==> flow/design.v <==
`timescale 1ns / 1ps
module freq_divider(
   clk_out,  
	clk_ctl,  
	clk_150,
	clk,  
	rst_n  
	); 
	output reg clk_out;  
	output reg [1:0] clk_ctl;  
	output reg clk_150; 
	input clk;  
	input rst_n;  
	reg [14:0] cnt_l;  
	reg [4:0] cnt_h;  
	reg cnt_t;
	reg [25-1:0] cnt_tmp;  
	always @(clk_out or cnt_h or clk_150 or cnt_t or clk_ctl or cnt_l)
		cnt_tmp = {clk_out,cnt_h,clk_150,cnt_t,clk_ctl,cnt_l} + 1'b1;
	always @(posedge clk or negedge rst_n)
		if (~rst_n) {clk_out, cnt_h, clk_150,cnt_t,clk_ctl, cnt_l}<=25'd0;
		else {clk_out,cnt_h,clk_150,cnt_t,clk_ctl, cnt_l}<=cnt_tmp;
endmodule
### From RTL to reports: freq_divider

Tool output for the design above, in the order of the flow.
Line numbers count from 1 in the design file above.
Operators: Yosys type, input widths -> output width; for muxes data width and select width s.
Cell names lack the library's common part.
Not given: --

| inputs | value |
|---|---|
| top | freq_divider |
| clock input | clk |
| standard-cell library | sky130hd |
| timing corner | tt_025C_1v80 |

### Word level

Yosys after proc, flatten, opt, wreduce and memory -nomap, before mapping. Enables and synchronous resets that opt folds into registers are not counted as muxes. Memory bits, and registers merged into a memory's read port (data or address), are not among the register bits. Print and check cells are not counted. Equal cells are merged and count once.

| operators by class | value |
|---|---|
| add/subtract/negate cells | 1 |

Operators by type and width:

| kind | number |
|---|---|
| $add 25x1->25 const B | 1 |

| bit counts | value |
|---|---|
| bits in registers | 25 |
| input bits | 2 |
| output and inout port bits | 4 |
| word-level cells | 7 |

### Logic depth

Depth = most cells in a row (Yosys ltp): at word level without a register or memory, in the mapped netlist without a sequential cell, where the memories' decode and read muxes count.

| logic depth | value |
|---|---|
| depth after elaboration | 1 |
| ABC_AREA | 0 |
| gate-level depth with buffers | 5 |
| gate-level depth less buffers | 5 |

### Netlist

The flow's flattened synthesis, as Yosys stat reports it; memories are mapped. The netlist is that of the ABC_AREA named above (0 if unset); the other value can give another one.

Cells by type:

| cell | number | area in all (um2) |
|---|---|---|
| dfrtp_1 | 25 | 625.6 |
| xnor2_1 | 15 | 131.376 |
| xor2_1 | 8 | 70.067 |
| nand3_1 | 9 | 45.043 |
| nand4_4 | 2 | 42.541 |
| nor4_4 | 2 | 42.541 |
| and3_1 | 5 | 31.28 |
| nand4_1 | 4 | 25.024 |
| and4_1 | 2 | 17.517 |
| nand3_4 | 1 | 17.517 |
| nand2_1 | 4 | 15.014 |
| nor2_1 | 4 | 15.014 |
| ha_1 | 1 | 12.512 |
| and3_2 | 1 | 7.507 |
| inv_1 | 2 | 7.507 |

| mapped netlist | value |
|---|---|
| cell count | 85 |
| mapped area | 1,106.1 um2 |
| sequential part of the area | 625.6 um2 |
| mapped flip-flops | 25 |
| buffers | 0 |

### Worst setup path after synthesis

Source: OpenSTA report_checks on the synthesized netlist (no wires, ideal clock, input and output delay 20% of the period each), path of least setup slack; recovery checks are left aside. Register names are those of the netlist, which keeps one name where synthesis merged equal registers.

| path after synthesis | value |
|---|---|
| kind | register to register |
| start | register cnt_l[0] |
| end | register clk_150 |
| period | 2.05 ns |
| setup time | 0.125 ns |
| time at the first pin | 0.000 ns |
| data arrival time | 1.284 ns |
| required time | 1.925 ns |
| setup slack | 0.641 ns |
| path delay | 1.409 ns |
| driving pins on the path | 6 |
| path buffers | 0 |
| period reached after synthesis | 1.409 ns |

"path delay" is the arrival time less input delay plus setup time.
"driving pins on the path" counts driving pins, that of a launching flip-flop among them; a cell with two outputs on the path counts twice.
"period reached after synthesis" = period - worst setup slack (recovery checks aside). The figure is calculated, with input and output delays left at 20% of the set period.
Between the ends stands the longest chain of elaborated cells between them, by number of cells; it is not shown to be the way that was timed. Of several equally long chains one is given.
A line is the first line of the expression or statement that the cell stems from. Yosys adds cells for indexed reads and writes and turns some case tables into memories.

| between the ends, after synthesis | value |
|---|---|
| cell sequence | dfrtp_1 -> ha_1 -> nand3_1 -> nor4_4 -> nand4_1 -> xnor2_1 |
| cells in the longest elaborated chain | 1 |
| elaborated cells between the ends (all ways) | 1 |
| source lines of those cells | 1 |
| those cells by class | add/sub: 1 |

Ends and longest elaborated chain, after synthesis:

| what | line | source |
|---|---|---|
| from (decl) | 14 | `reg [14:0] cnt_l;` |
| $add 25x1->25 | 19 | `cnt_tmp = {clk_out,cnt_h,clk_150,cnt_t,clk_ctl,cnt_l} + 1'b1;` |
| to (decl) | 11 | `output reg clk_150;` |

### Path in the finished layout

From the final timing report of entry A: the path of least setup slack in the routed layout; clock arrival at registers is part of the times.

| path post-layout | value |
|---|---|
| kind | register to output |
| start | register clk_ctl[0] |
| end | output port clk_ctl[0] |
| period | 2.11 ns |
| output delay | 0.42 ns |
| time at the first pin | 0.26 ns |
| data arrival time | 1.02 ns |
| required time | 1.69 ns |
| setup slack | 0.67 ns |
| driving pins on the path | 2 |
| path buffers | 1 |

| between the ends, post-layout | value |
|---|---|
| cell sequence | dfrtp_2 -> dlygate4sd2_1 |
| cells in the longest elaborated chain | 0 |
| elaborated cells between the ends (all ways) | 0 |
| source lines of those cells | 0 |

Ends and longest elaborated chain, post-layout:

| what | line | source |
|---|---|---|
| from (decl) | 10 | `output reg [1:0] clk_ctl;` |
| to (decl) | 10 |  |

Hand-over note for freq_divider

Measured results for freq_divider: 2 stored runs of the Yosys and OpenROAD flow on sky130hd. The settings differ; the order carries no meaning. The constraints put input and output delay at 20% of the set period each and load the outputs with 0.01 pF.
By "reached clock period" is meant the clock period of the run minus its worst setup slack. This is arithmetic on one report: input and output delays are still those of the set period (20% each).
"critical path time" = time allowed to the worst setup path (clock period - input delay - output delay, where it has them) - its slack; a late launch clock adds to it, a late capture clock takes from it.
"power consumption" rests on the timing tool's default activity at the inputs, not on a simulated workload.
A setting shown as . is not set for that run.

| setting or result | entry A | entry B |
|---|---|---|
| period_ns | 2.11 | 1.15 |
| CORE_UTILIZATION | 18 | 25 |
| SETUP_SLACK_MARGIN | 0.63 | . |
| PLACE_DENSITY_LB_ADDON | 0.26 | . |
| CELL_PAD_IN_SITES_GLOBAL_PLACEMENT | 1 | 3 |
| TNS_END_PERCENT | 35 | 20 |
| GPL_ROUTABILITY_DRIVEN | 1 | 1 |
| CTS_CLUSTER_DIAMETER | 320 | . |
| MAX_ROUTING_LAYER | met4 | met5 |
| CAP_MARGIN | 20 | 20 |
| CORE_MARGIN | 2 | 2 |
| SLEW_MARGIN | 20 | 20 |
| CORE_ASPECT_RATIO | . | 1.61 |
| reached clock period (ns) | 1.438 | 1.373 |
| power consumption (uW) | 776.7 | 1,431 |
| post-route utilization | 0.241 | 0.375 |
| smallest setup slack (ns) | 0.672 | -0.223 |
| full die area (um2) | 6,788.1 | 4,987.5 |
| setup TNS (ns) | 0.000 | -3.470 |
| standard-cell area after layout (um2) | 1,425.1 | 1,589.0 |
| synthesized cell area (um2) | 1,106.1 | 1,106.1 |
| critical path time (ns) | 1.02 | 1.37 |
| worst path kind | register to output | register to register |

End of note.
